==> flow/design.v <==
module TimeCounter(clk, reset, buttonState, h1, h0, m1, m0, mode);
    input wire clk, reset;
    input wire [1:0] buttonState;
    output reg [3:0] h1, h0, m1, m0;
    output reg [1:0] mode;
    parameter MAX = 50_000_000;
    reg [25:0] counter;
    reg [5:0] second;
    always @(posedge clk) begin
        if (reset == 0) begin
            h1 <= 0; h0 <= 0;
            m1 <= 0; m0 <= 0;
            second <= 0;
            counter <= 1;
            mode <= 0;
        end
        else case (mode)
            0: begin
                if (buttonState == 2) mode <= 1;
                if (counter < MAX) counter <= counter + 1;
                else begin
                    counter <= 1;
                    if (second < 59) second <= second + 1;
                    else begin
                        second <= 0;
                        if (m0 < 9) m0 <= m0 + 1;
                        else begin 
                            m0 <= 0;
                            if (m1 < 5) m1 <= m1 + 1;
                            else begin
                                m1 <= 0;
                                if (h1 == 2 && h0 == 3) begin
                                    h1 <= 0;
                                    h0 <= 0;
                                end 
                                else begin
                                    if (h0 < 9) h0 <= h0 + 1;
                                    else begin
                                        h0 <= 0;
                                        h1 <= h1 + 1;
                                    end
                                end
                            end
                        end
                    end
                end
            end
            1: begin
                if (buttonState == 2) mode <= 2;
                if (buttonState == 1) begin
                    if (m0 < 9) m0 <= m0 + 1;
                    else begin
                        m0 <= 0;
                        if (m1 < 5) m1 <= m1 + 1;
                        else m1 <= 0; 
                    end
                end
            end
            2'd2: begin
                if (buttonState == 2) begin
                    second <= 0;
                    mode <= 0;
                end
                if (buttonState == 1) begin
                    if (h1 == 2 && h0 == 3) begin
                        h1 <= 0;
                        h0 <= 0;
                    end 
                    else begin
                        if (h0 < 9) h0 <= h0 + 1;
                        else begin
                            h0 <= 0;
                            h1 <= h1 + 1;
                        end
                    end
                end
            end
        endcase
    end
endmodule
== Tool chain data of TimeCounter ==
Tool output for the design above, in the order of the flow.
Line numbers count from 1 in the design file above.
Library cell names are shortened.
The mark -- stands for no value.
Set-up
  top: TimeCounter
  clock input: clk
  cell library: sky130hd
  corner: tt_025C_1v80

== Elaborated design ==
Counts by Yosys on the flattened word-level netlist (proc, flatten, opt, wreduce; memories kept). Register bits leave out memories and registers merged into their read ports (data or address). Print and check cells are left out. Cells with the same type and inputs are merged into one.
Word-level totals
  flip-flop bits (word level): 50
  bits of input ports: 4
  output and inout bits: 18
  cells after elaboration: 78
Operators by class
  add/subtract/negate cells: 6
  order comparisons: 5
  equality and inequality tests: 15
  mux-type cells: 36
  reduce/logical cells: 9
Operators with widths (count)
  4-bit two-way mux: 23
  4-bit case mux with 2-bit select: 4
  26-bit by 1-bit adder with 26-bit output with constant B: 1
  26-bit less-than comparator with constant B: 1
  26-bit two-way mux: 1
  2-bit inequality test with constant B: 9
  6-bit two-way mux: 3
  4-bit by 1-bit adder with 4-bit output with constant B: 4
  6-bit case mux with 2-bit select: 1
  4-bit by 2-bit equality test with 1-bit output with constant B: 2
  4-bit less-than comparator with constant B: 2
  4-bit AND reduction: 2
  6-bit by 1-bit adder with 6-bit output with constant B: 1
  6-bit less-than comparator with constant B: 1
  6-bit AND reduction: 1
  2-bit case mux with 3-bit select: 1
  2-bit two-way mux: 3
  2-bit by 1-bit equality test with 1-bit output with constant B: 2
  2-bit equality test with constant B: 2
  2-bit nonzero test: 2
  4-bit by 3-bit less-than comparator with 1-bit output with constant B: 1
  3-bit AND reduction: 1
  3-bit nonzero test: 1
  2-bit logical NOT: 1
  1-bit logical AND: 1

== Logic depth ==
Longest topological path by Yosys (ltp), each cell counted once; first at word level (registers and memories cut), then after technology mapping (sequential cells cut; the memories' decode and read muxes count).
Logic depth
  depth after elaboration: 8
  ABC_AREA: 0
  gate-level depth with buffers: 9
  depth with buffers taken out: 8

== After synthesis ==
Yosys stat after the flow's synthesis: flattened, memories mapped to cells. It holds for the ABC_AREA given above (unset counts as 0); a run with the other value may have another netlist.
Synthesis totals
  cell count: 343
  chip area (Yosys): 2737.6 µm²
  sequential part of the area: 1001.0 µm²
  flip-flops: 50
  buffers: 11
Cells by type
  dfxtp_1: count 50, total area 1000.96 µm²
  nand3_1: count 36, total area 180.173 µm²
  ha_1: count 13, total area 162.656 µm²
  nand2_1: count 40, total area 150.144 µm²
  o21ai_0: count 23, total area 115.11 µm²
  a21oi_1: count 18, total area 90.086 µm²
  inv_1: count 24, total area 90.086 µm²
  or3_1: count 14, total area 87.584 µm²
  mux2i_1: count 8, total area 80.077 µm²
  nand4_1: count 11, total area 68.816 µm²
  nor2_1: count 18, total area 67.565 µm²
  o211ai_1: count 6, total area 45.043 µm²
  and4_1: count 5, total area 43.792 µm²
  o31ai_1: count 5, total area 37.536 µm²
  o311ai_0: count 4, total area 35.034 µm²
  and3_1: count 5, total area 31.28 µm²
  clkbuf_1: count 8, total area 30.029 µm²
  o21a_1: count 4, total area 30.029 µm²
Other cell types: 30; their cells: 51.

== Timing after synthesis ==
Path of least setup slack by OpenSTA after synthesis, without wires, with an ideal clock, recovery checks aside; 20% of the period is set as input and as output delay. Where synthesis merged equal registers, the netlist keeps one of their names.
Timing path post-synthesis
  path type: register -> register
  from: register mode[0]
  to: register counter[25]
  period: 2.29 ns
  setup time: 0.071 ns
  time at the first pin: 0.000 ns
  arrival time: 1.914 ns
  required time: 2.219 ns
  slack: 0.305 ns
  path delay: 1.985 ns
  driving pins on the path: 9
  buffers on the path: 1
  period reached after synthesis: 1.985 ns
"path delay" is the arrival time less input delay plus setup time.
"driving pins on the path" counts driving pins, that of a launching flip-flop among them; a cell with two outputs on the path counts twice.
"period reached after synthesis" = period - worst setup slack (recovery checks aside). The figure is calculated, with input and output delays left at 20% of the set period.
Between the ends stands the longest chain of elaborated cells between them, by number of cells; it is not shown to be the way that was timed. Of several equally long chains one is given.
A line is the first line of the expression or statement that the cell stems from. Yosys adds cells for indexed reads and writes and turns some case tables into memories.
At most two assigning lines are given for a register; there are more.
Between the ends, post-synthesis
  cells stage by stage: dfxtp_1 > inv_1 > ha_1 > clkbuf_1 > inv_1 > a221oi_2 > nand2_1 > or4_1 > a21oi_1
  cells in the longest elaborated chain: 1
  elaborated cells between the ends (all ways): 1
  RTL lines with such cells: 1
  classes of those cells: reduce/logical (1)
Ends and longest elaborated chain, post-synthesis
  start: declaration: RTL line 5  | output reg [1:0] mode;
  start: assignment: RTL line 15  | mode <= 0;
  start: assignment: RTL line 19  | if (buttonState == 2) mode <= 1;
  2-bit logical NOT: RTL line 17  | else case (mode)
  end: assignment: RTL line 14  | counter <= 1;
  end: assignment: RTL line 20  | if (counter < MAX) counter <= counter + 1;
  end: declaration: RTL line 7  | reg [25:0] counter;

== Path in the finished layout ==
From the final timing report of run 2: the path of least setup slack in the routed layout; clock arrival at registers is part of the times.
Timing path after layout
  path type: register -> register
  from: register counter[24]
  to: register h1[1]
  period: 1.59 ns
  setup time: 0.07 ns
  time at the first pin: 0.30 ns
  arrival time: 2.00 ns
  required time: 1.82 ns
  slack: -0.18 ns
  driving pins on the path: 7
  buffers on the path: 0
Between the ends stands the longest chain of elaborated cells between them, by number of cells; it is not shown to be the way that was timed. Of several equally long chains one is given.
At most two assigning lines are given for a register; there are more.
Between the ends, after layout
  cells stage by stage: dfxtp_4 > inv_2 > a31o_1 > a221o_2 > o211ai_4 > nand2b_4 > mux2i_1
  cells in the longest elaborated chain: 3
  elaborated cells between the ends (all ways): 5
  RTL lines with such cells: 2
  classes of those cells: compare (1); eq/ne (1); mux (2); reduce/logical (1)
Ends and longest elaborated chain, after layout
  start: declaration: RTL line 7  | reg [25:0] counter;
  start: assignment: RTL line 14  | counter <= 1;
  start: assignment: RTL line 20  | if (counter < MAX) counter <= counter + 1;
  26-bit less-than comparator: RTL line 20
  4-bit two-way mux: RTL line 20
  4-bit case mux with 2-bit select: RTL line 17  | else case (mode)
  end: assignment: RTL line 40  | h1 <= h1 + 1;
  end: assignment: RTL line 73  | h1 <= h1 + 1;
  end: declaration: RTL line 4  | output reg [3:0] h1, h0, m1, m0;

==> runs of TimeCounter <==
Design TimeCounter on sky130hd. What follows are 2 stored runs of the flow, each under its own settings; their order means nothing. The constraints put input and output delay at 20% of the set period each and load the outputs with 0.01 pF.
"clock period achieved" is the run's clock period less its worst setup slack. It is reckoned from that one timing run; input and output delays stay at 20% of the period that was set.
"time used up by the worst setup path" is the time allowed to the run's worst setup path (the clock period less input and output delay, where it has them) less its slack. Clock arrival times count: a late capture clock shortens it, a late launch clock lengthens it.
"total power of the final layout": no workload was simulated; the value follows from the tool's default switching activity.

==> run 1: settings <==
{ "period_ns": 1.56, "CORE_UTILIZATION": 48, "SETUP_SLACK_MARGIN": 0.43, "PLACE_DENSITY_LB_ADDON": 0.26, "CORE_ASPECT_RATIO": 1.51, "CELL_PAD_IN_SITES_DETAIL_PLACEMENT": 2, "TNS_END_PERCENT": 15, "SLEW_MARGIN": 0, "CAP_MARGIN": 20, "CORE_MARGIN": 2 }
==> run 1: results <==
did not finish, placement stopped with DPL-0033

==> run 2: settings <==
{ "period_ns": 1.59, "CORE_UTILIZATION": 32, "PLACE_DENSITY_LB_ADDON": 0.22, "CORE_ASPECT_RATIO": 1.51, "CORE_MARGIN": 6, "CELL_PAD_IN_SITES_GLOBAL_PLACEMENT": 0, "GPL_TIMING_DRIVEN": 1, "CTS_CLUSTER_DIAMETER": 251, "MAX_ROUTING_LAYER": "met5", "CAP_MARGIN": 20, "SLEW_MARGIN": 20 }
==> run 2: results <==
worst hold slack in the final report: 0.471 ns
time used up by the worst setup path: 1.77 ns
critical path kind: register -> register
clock period achieved: 1.773 ns
utilization after routing: 0.569
setup slack of the critical path: -0.183 ns
standard-cell area after layout: 4616.9 µm²
total power of the final layout: 3050 uW
post-route setup TNS: -5.949 ns
area of the synthesized netlist: 2737.6 µm²
die outline area: 10966.3 µm²
