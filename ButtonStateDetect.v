==> flow/design.v <==
module ButtonStateDetect(clk,reset, button, state);
    input wire clk, button, reset;
    output reg [1:0] state;
    parameter MAX = 50_000_000;
    reg preButton;
    reg [29:0] counter;
    reg [29:0] subCounter;
    always @ (posedge clk) begin
        if (reset == 0) begin
            preButton   <= 1;
            counter     <= 1;
            subCounter  <= 1;
            state       <= 0;
        end
        else begin 
            preButton <= button;
            state <= 0;
            if (preButton == 1 && button == 0) counter <= 1;
            if (preButton == 0 && button == 0) begin
                if (counter < MAX) counter <= counter + 1;
                else begin
                    if (subCounter < MAX/10 ) subCounter <= subCounter + 1;
                    else begin
                        subCounter <= 1;
                        state <= 1;
                    end
                end
            end
            if (preButton == 0 && button == 1) begin
                if (counter > MAX/2) state <= 2;
                else if (counter > MAX/2000) state <= 1;
            end
        end
    end
endmodule
======== Step by step through the tools: ButtonStateDetect ========
What the tools print for ButtonStateDetect, step after step.
Lines are those of the file above, counted from 1.
Operators carry their Yosys type and port widths (W data, S select, Z words).
Library cell names are shortened.
A cell with n/a has no value.
set-up
  top module .............................. ButtonStateDetect
  clock ................................... clk
  cell library ............................ sky130hd
  timing corner ........................... tt_025C_1v80

======== Word-level counts ========
Yosys after proc, flatten, opt, wreduce and memory -nomap, before mapping. Enables and synchronous resets that opt folds into registers are not counted as muxes. Memory bits, and registers merged into a memory's read port (data or address), are not among the register bits. Print and check cells are not counted. Equal cells are merged and count once.
word-level totals
  input port bits ......................... 3
  word width x clocked read ports ......... 0
  output and inout port bits .............. 2
  ROM bits ................................ 0
  cells after elaboration ................. 27
  memories ................................ 0
  bits in writable memories ............... 0
  register bits after elaboration ......... 63
  latch bits .............................. 0
cells by class
  div/mod/pow operators ................... 0
  magnitude comparators ................... 4
  reduce/logical cells .................... 4
  equal/unequal tests ..................... 0
  muxes and demuxes ....................... 10
  shift-type cells ........................ 0
  add/subtract/negate cells ............... 2
  bitwise gates (word level) .............. 3
  multipliers ............................. 0
operator list
  operator                 number
  $mux W30                 4
  $add A30 B1 Y30 const B  2
  $gt A30 B15 Y1 const B   1
  $lt A30 B23 Y1 const B   1
  $gt A30 B25 Y1 const B   1
  $lt A30 B26 Y1 const B   1
  $mux W2                  2
  $mux W1                  4
  $logic_and A1 B1 Y1      3
  $not A1 Y1               3
  $reduce_and A2 Y1        1

======== Longest topological paths ========
Yosys ltp: most cells in a row. Word level: on the elaborated netlist, between registers, memories and ports. Mapped: between sequential cells and ports; inverters and the memories' decode and read muxes count.
logic depth
  depth after elaboration ................. 7
  ABC_AREA ................................ 1
  mapped depth ............................ 12
  depth with buffers taken out ............ 12

======== Synthesis result ========
Yosys stat after the flow's synthesis: flattened, memories mapped to cells. It holds for the ABC_AREA given above (unset counts as 0); a run with the other value may have another netlist.
Totals and module areas in this step are rounded.
cell types
  type      number  total area (um^2)
  dfxtp_1   63      1261.21
  nand2_1   271     1.02E+03
  nor2_1    154     578.054
  inv_1     81      304.042
  nand3_1   41      205.197
  a21oi_1   29      145.139
  xor2_1    13      113.859
  nor3_1    19      95.091
  nand4_1   13      81.328
  buf_6     5       56.304
  nor2_2    9       56.304
  o21ai_0   10      50.048
  ha_1      3       37.536
  a21oi_2   4       35.034
  xnor2_1   4       35.034
  buf_2     6       30.029
  clkbuf_1  7       26.275
  nor2_4    2       22.522
Other cell types: 11; their cells: 17.
mapped netlist
  mapped area ............................. 4258 um^2
  flip-flops .............................. 63
  cells in the netlist .................... 751
  buffer cells ............................ 21
  sequential part of the area ............. 1261 um^2

======== Worst setup path after synthesis ========
Path of least setup slack by OpenSTA after synthesis, without wires, with an ideal clock, recovery checks aside; 20% of the period is set as input and as output delay. Where synthesis merged equal registers, the netlist keeps one of their names.
path post-synthesis
  kind .................................... input port to flip-flop
  start ................................... in button
  end ..................................... reg counter[13]
  setup time .............................. 0.113 ns
  path slack .............................. 1.144 ns
  driving pins on the path ................ 6
  period .................................. 2.77 ns
  buffers on the path ..................... 2
  launch time at the first pin ............ 0.554 ns
  delay of the path ....................... 1.072 ns
  input delay ............................. 0.554 ns
  arrival ................................. 1.513 ns
  data required time ...................... 2.657 ns
  synthesis period reached ................ 1.626 ns
"delay of the path" = arrival - input delay + setup time.
"driving pins on the path" counts driving pins, that of a launching flip-flop among them; a cell with two outputs on the path counts twice.
"synthesis period reached" = period - worst setup slack (recovery checks aside). The figure is calculated, with input and output delays left at 20% of the set period.
Between the ends stands the longest chain of elaborated cells between them, by number of cells; it is not shown to be the way that was timed. Of several equally long chains one is given.
Each line given opens the expression or statement behind the cell; cells for indexed reads and writes are added by Yosys, which also makes memories of some case tables.
At most two assigning lines are given for a register; there are more.
between the ends, post-synthesis
  cell sequence ........................... nor2_1 -> buf_2 -> buf_1 -> nand3_1 -> nor2_1 -> nor2_1
  length of the longest elaborated chain .. 5
  elaborated cells on any way between the ends .. 6
  those cells by class .................... mux: 3; logic: 1; reduce/logical: 2
ends and longest elaborated chain, post-synthesis
  what                 RTL line  source
  start, declared      2         input wire clk, button, reset;
  $not A1 Y1           18        if (preButton == 1 && button == 0) counter <= 1;
  $logic_and A1 B1 Y1  18
  $mux W30             18
  $mux W30             20        if (counter < MAX) counter <= counter + 1;
  $mux W30             19        if (preButton == 0 && button == 0) begin
  end, assigned        18
  end, assigned        20
  end, declared        6         reg [29:0] counter;

======== Path in the finished layout ========
From the final timing report of job 2: the path of least setup slack in the routed layout; clock arrival at registers is part of the times.
path post-layout
  kind .................................... flip-flop to flip-flop
  start ................................... reg counter[25]
  end ..................................... reg subCounter[13]
  data required time ...................... 1.93 ns
  launch time at the first pin ............ 0.34 ns
  setup time .............................. 0.06 ns
  arrival ................................. 1.95 ns
  period .................................. 1.66 ns
  buffers on the path ..................... 2
  path slack .............................. -0.02 ns
  driving pins on the path ................ 13
Between the ends stands the longest chain of elaborated cells between them, by number of cells; it is not shown to be the way that was timed. Of several equally long chains one is given.
At most two assigning lines are given for a register; there are more.
between the ends, post-layout
  cell sequence ........................... dfxtp_2 -> inv_4 -> nor2_4 -> nand2_2 -> nor2_4 -> nand2_1 -> nor2_2 -> nor2_4 -> nor2_4 -> buf_12 -> clkbuf_16 -> nand2_1 -> a21oi_2
  length of the longest elaborated chain .. 3
  elaborated cells on any way between the ends .. 3
  RTL lines with such cells ............... 1
  those cells by class .................... compare: 1; logic: 1; reduce/logical: 1
ends and longest elaborated chain, post-layout
  what               RTL line  source
  start, declared    6         reg [29:0] counter;
  start, assigned    11        counter     <= 1;
  start, assigned    20        if (counter < MAX) counter <= counter + 1;
  $lt A30 B26 Y1     20
  $not A1 Y1         n/a
  $reduce_and A2 Y1  n/a
  end, assigned      22        if (subCounter < MAX/10 ) subCounter <= subCounter + 1;
  end, assigned      24        subCounter <= 1;
  end, declared      7         reg [29:0] subCounter;

Memo
Re: implementation data of ButtonStateDetect

Settings and measured results of 2 stored flow runs for module ButtonStateDetect (sky130hd), not sorted in any way. The constraints put input and output delay at 20% of the set period each and load the outputs with 0.01 pF.
The measured numbers are rounded.

---- job 1 ----
settings
  period_ns = 1.33
  CORE_UTILIZATION = 66
  SETUP_SLACK_MARGIN = 0.37
  PLACE_DENSITY_LB_ADDON = 0.12
  HOLD_SLACK_MARGIN = -0.03
  GPL_TIMING_DRIVEN = 0
  CTS_CLUSTER_DIAMETER = 46
  CAP_MARGIN = 35
  CORE_MARGIN = 2
  SLEW_MARGIN = 20
results
  unfinished; error DPL-0038 in routing

---- job 2 ----
settings
  period_ns = 1.66
  CORE_UTILIZATION = 33
  PLACE_DENSITY = 0.55
  CORE_MARGIN = 6
  CELL_PAD_IN_SITES_GLOBAL_PLACEMENT = 2
  TNS_END_PERCENT = 85
  ABC_AREA = 1
  GPL_TIMING_DRIVEN = 1
  CTS_CLUSTER_SIZE = 11
  CTS_CLUSTER_DIAMETER = 37
  CAP_MARGIN = 25
  SLEW_MARGIN = 30
results
  chip area after synthesis (Yosys) ....... 4258 um^2
  overall die area ........................ 15770 um^2
  utilization ............................. 48.1 %
  smallest setup slack .................... -0.023 ns
  total negative setup slack .............. -0.074 ns
